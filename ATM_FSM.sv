==> flow/design.v <==
module ATM_FSM(
    input logic clk,
    input logic rst,
    input logic insertCard,
    input logic cardRemoved,
    input logic cancelAction,
    input logic correctPassword,
    input logic [1:0] optionSelect,
    input logic moneyInserted,
    input logic amountEntered,
    input logic enoughBalance,
    input logic moneyTaken,
    output reg [3:0] state
);
reg unsigned [3:0] currentState;
reg unsigned [3:0] nextState;
parameter welcomeScreen = 4'b0000;
parameter enterPassword = 4'b0001;
parameter removeCard = 4'b0010;
parameter optionScreen = 4'b0011;
parameter putMoney = 4'b0100;
parameter showBalance = 4'b0101;
parameter enterAmount = 4'b0110;
parameter checkBalance = 4'b0111;
parameter showNoBalance = 4'b1000;
parameter giveMoney = 4'b1001;
parameter printReceipt = 4'b1010;
always@(posedge clk, posedge rst) begin
    if(rst == 1) begin
        currentState <= welcomeScreen;
    end
    else begin
        currentState <= nextState;
        state <= nextState;
    end
end
always@(*) begin
    nextState <= welcomeScreen;      
    if(currentState == welcomeScreen) begin
        if(insertCard == 1) begin
            nextState <= enterPassword;
        end
        else begin
            nextState <= welcomeScreen;
        end
    end
    else if(currentState == enterPassword) begin
        if(cancelAction == 1) begin
            nextState <= removeCard;    
        end
        else if(correctPassword == 1) begin
            nextState <= optionScreen;
        end
        else begin
            nextState <= enterPassword;
        end
    end
    else if(currentState == removeCard) begin
        if(cardRemoved == 1) begin
            nextState <= welcomeScreen;
        end
        else begin
            nextState <= removeCard;
        end
    end
    else if(currentState == optionScreen) begin
        if(cancelAction == 1) begin
            nextState <= removeCard;
        end
        else if(optionSelect == 1) begin
            nextState <= enterAmount;
        end
        else if(optionSelect == 2) begin
            nextState <= putMoney;
        end
        else begin
            nextState <= optionScreen;
        end
    end
    else if(currentState == putMoney) begin
        if(cancelAction == 1) begin
            nextState <= optionScreen;
        end
        else if(moneyInserted == 1) begin
            nextState <= showBalance;
        end
        else begin
            nextState <= putMoney;
        end
    end
    else if(currentState == showBalance) begin
        nextState <= printReceipt;
    end
    else if(currentState == enterAmount) begin
        if(cancelAction == 1) begin
            nextState <= optionScreen;
        end
        else if(amountEntered == 1) begin
            nextState <= checkBalance;
        end
        else begin
            nextState <= enterAmount;
        end
    end
    else if(currentState == checkBalance) begin
        if(enoughBalance == 1) begin
            nextState <= giveMoney;
        end
        else begin
            nextState <= showNoBalance;
        end
    end
    else if(currentState == showNoBalance) begin
        nextState <= enterAmount;
    end
    else if(currentState == giveMoney) begin
        if(moneyTaken == 1) begin
            nextState <= printReceipt;
        end
        else begin
            nextState <= giveMoney;
        end
    end
    else if(currentState == printReceipt) begin
        nextState <= optionScreen;
    end
end
endmodule
Tool chain data of ATM_FSM
The steps from the RTL of ATM_FSM to its reports follow in flow order. Lines are those of the file above, counted from 1. Cell names lack the library's common part. Not given: --

Design top: ATM_FSM. Clock port: clk. Cell library: sky130hd. Timing corner: tt_025C_1v80.

Word-level counts
Source: Yosys, flattened and elaborated, memories not mapped. Widths are those after wreduce; folded enables and synchronous resets count as part of the registers. Registers that Yosys merges into a memory's read port (data or address) are not register bits. Print and check cells do not count. Equal cells are merged and count once.

Equal/unequal tests: 12. The entry for muxes and demuxes reads 24. Reductions and logical operators: 1.

Operators with widths (number): 2-to-1 mux 4 bit (10); == test 4 x 3 -> 1 bit (second input constant) (4); 2-to-1 mux 3 bit (5); == test 4 bit (second input constant) (3); 2-to-1 mux 2 bit (5); == test 4 x 2 -> 1 bit (second input constant) (2); == test 4 x 1 -> 1 bit (second input constant) (1); logical NOT 4 bit (1); 2-to-1 mux 1 bit (4); == test 2 x 1 -> 1 bit (second input constant) (1); == test 2 bit (second input constant) (1).

The entry for register bits reads 8. The figure for bits of input ports is 12. Word-level cells: 39.

Longest topological paths
Longest topological path by Yosys (ltp), each cell counted once; first at word level (registers and memories cut), then after technology mapping (sequential cells cut; the memories' decode and read muxes count).

The entry for depth after elaboration reads 12. The entry for ABC_AREA reads 0. The entry for gate-level depth with buffers reads 3. Mapped depth without buffers: 3.

Mapped cells and area
Source: synth_stat.txt of the flow (Yosys; design flattened, memories mapped). It holds for the ABC_AREA given above (unset counts as 0); a run with the other value may have another netlist. The area totals of this step are shown rounded.

The entry for standard cells after synthesis reads 56. The entry for cell area after synthesis reads 636 µm². The entry for flip-flop cells reads 15.

Cells by type (number): dfrtp_1 (10); edfxtp_1 (4); o21ai_0 (6); dfstp_2 (1); inv_1 (7); nand2_1 (5); nor2b_1 (3); nand4b_1 (2); a21o_1 (2); a221oi_2 (1); and3_1 (2); nand2b_1 (2); or3_1 (2); o221a_1 (1); o21ai_1 (2); xnor2_1 (1); a211oi_1 (1); a22oi_1 (1).

Other cell types: 3; their cells: 3.

Path before layout
Path of least setup slack by OpenSTA after synthesis, without wires, with an ideal clock, recovery checks aside; 20% of the period is set as input and as output delay. Where synthesis merged equal registers, the netlist keeps one of their names.

Path kind: input to register. From: in optionSelect[0]. To: reg state[1]. Under period stands 2.27 ns. Under library setup time stands 0.271 ns. The entry for arrival reads 0.947 ns. Data required time: 1.999 ns. The entry for slack reads 1.052 ns. The entry for path delay reads 0.764 ns. Under stages stands 3. The figure for buffers on the path is 0. For synthesis period reached the number is 1.218 ns.

"path delay" = arrival - input delay + setup time. "stages": output pins that drive a net of the path, with the launching flip-flop's if there is one; two outputs of one cell count as two. "synthesis period reached" = period - worst setup slack (recovery checks aside). The figure is calculated, with input and output delays left at 20% of the set period. Between the ends stands the longest chain of elaborated cells between them, by number of cells; it is not shown to be the way that was timed. Of several equally long chains one is given. A line is the first line of the expression or statement that the cell stems from. Yosys adds cells for indexed reads and writes and turns some case tables into memories.

Path through: xnor2_1 a221oi_2 nand4b_1. For cells in the longest elaborated chain the number is 8.

Ends and longest elaborated chain, after synthesis: from (decl) (line 8) `input logic [1:0] optionSelect,`; == test 2 bit (line 73) `else if(optionSelect == 2) begin`; 2-to-1 mux 3 bit (line 73); 2-to-1 mux 3 bit (line 70) `else if(optionSelect == 1) begin`; 2-to-1 mux 3 bit (line 67) `if(cancelAction == 1) begin`; 2-to-1 mux 4 bit (line 66) `else if(currentState == optionScreen) begin`; 2-to-1 mux 4 bit (line 58) `else if(currentState == removeCard) begin`; 2-to-1 mux 4 bit (line 47) `else if(currentState == enterPassword) begin`; 2-to-1 mux 4 bit (line 39) `if(currentState == welcomeScreen) begin`; to (assign) (line 34) `state <= nextState;`; to (decl) (line 13) `output reg [3:0] state`.

Path in the finished layout
Path of least setup slack in the final report of run 1 (OpenROAD, finished layout, wires in). Where an end is a register, its clock arrival counts in the times.

Path kind: register to output. From: reg state[3]. To: out state[3]. Under period stands 1.79 ns. Under output delay stands 0.36 ns. The entry for arrival reads 1.14 ns. Data required time: 1.43 ns. The entry for slack reads 0.29 ns. Under stages stands 2. The figure for buffers on the path is 1.

Path through: edfxtp_1 clkdlybuf4s50_1. For cells in the longest elaborated chain the number is 0.

Ends and longest elaborated chain, after layout: from (decl) (line 13) `output reg [3:0] state`; from (assign) (line 34) `state <= nextState;`; to (decl) (line 13).

==> results <==
Design ATM_FSM on sky130hd. What follows are 2 stored runs of the flow, each under its own settings; their order means nothing. The constraints put input and output delay at 20% of the set period each and load the outputs with 0.01 pF. "achieved clock period" means the clock period less the worst setup slack. The figure is calculated, with input and output delays left at 20% of the set period. "time on the worst setup path" is the time allowed to the run's worst setup path (the clock period less input and output delay, where it has them) less its slack. Clock arrival times count: a late capture clock shortens it, a late launch clock lengthens it. "total power of the final layout" rests on the timing tool's default activity at the inputs, not on a simulated workload. Values from the reports are rounded here.

Files of run 1:
==> flow/run.sh <==
#!/bin/bash
# the make line also repeats the synthesis and layout settings of config.mk as NAME=value (left out here)
make -C /OpenROAD-flow-scripts/flow DESIGN_CONFIG=/design/flow/config.mk WORK_HOME=/design/flow/orfs CLKGATE_MAP_FILE= finish
==> flow/config.mk <==
export PLATFORM = sky130hd
export DESIGN_NAME = ATM_FSM
export DESIGN_NICKNAME = ATM_FSM
export VERILOG_FILES = /design/flow/design.v
export SDC_FILE = /design/flow/constraint.sdc
export NUM_CORES = 4
export LEC_CHECK = 0
export CAP_MARGIN = 30
export CORE_MARGIN = 2
export CORE_UTILIZATION = 51
export GPL_ROUTABILITY_DRIVEN = 0
export PLACE_DENSITY = 0.56
export SETUP_SLACK_MARGIN = 0.11
export SLEW_MARGIN = 20
export TNS_END_PERCENT = 60
==> flow/constraint.sdc <==
create_clock -name core_clock -period 1.79 [get_ports {clk}]
set_input_delay 0.3580 -clock core_clock [delete_from_list [all_inputs] [get_ports {clk}]]
set_output_delay 0.3580 -clock core_clock [all_outputs]
set_load 0.01 [all_outputs]

Results of run 1. The time on the worst setup path reads 1.14 ns. Worst path kind: register to output. The area inside the die boundary reads 1540 µm². The lowest setup slack comes to 0.288 ns. The final utilization reads 0.741. The total negative setup slack is 0.000 ns. The synthesized cell area reads 636 µm². The standard-cell area after routing stands at 846 µm². The achieved clock period is 1.502 ns. The total power of the final layout stands at 0.708 mW.

Files of run 2:
==> flow/run.sh <==
#!/bin/bash
# the make line also repeats the synthesis and layout settings of config.mk as NAME=value (left out here)
make -C /OpenROAD-flow-scripts/flow DESIGN_CONFIG=/design/flow/config.mk WORK_HOME=/design/flow/orfs CLKGATE_MAP_FILE= finish
==> flow/config.mk <==
export PLATFORM = sky130hd
export DESIGN_NAME = ATM_FSM
export DESIGN_NICKNAME = ATM_FSM
export VERILOG_FILES = /design/flow/design.v
export SDC_FILE = /design/flow/constraint.sdc
export NUM_CORES = 4
export LEC_CHECK = 0
export CAP_MARGIN = 20
export CORE_MARGIN = 2
export CORE_UTILIZATION = 40
export SLEW_MARGIN = 20
==> flow/constraint.sdc <==
create_clock -name core_clock -period 1.28 [get_ports {clk}]
set_input_delay 0.2560 -clock core_clock [delete_from_list [all_inputs] [get_ports {clk}]]
set_output_delay 0.2560 -clock core_clock [all_outputs]
set_load 0.01 [all_outputs]

Results of run 2. The standard-cell area after routing stands at 947 µm². The final utilization reads 0.629. The total power of the final layout stands at 1.04 mW. The area inside the die boundary reads 1920 µm². The time on the worst setup path reads 1.26 ns. Worst path kind: register to register. The synthesized cell area reads 636 µm². The total negative setup slack is 0.000 ns. The lowest setup slack comes to 0.017 ns. The achieved clock period is 1.263 ns.
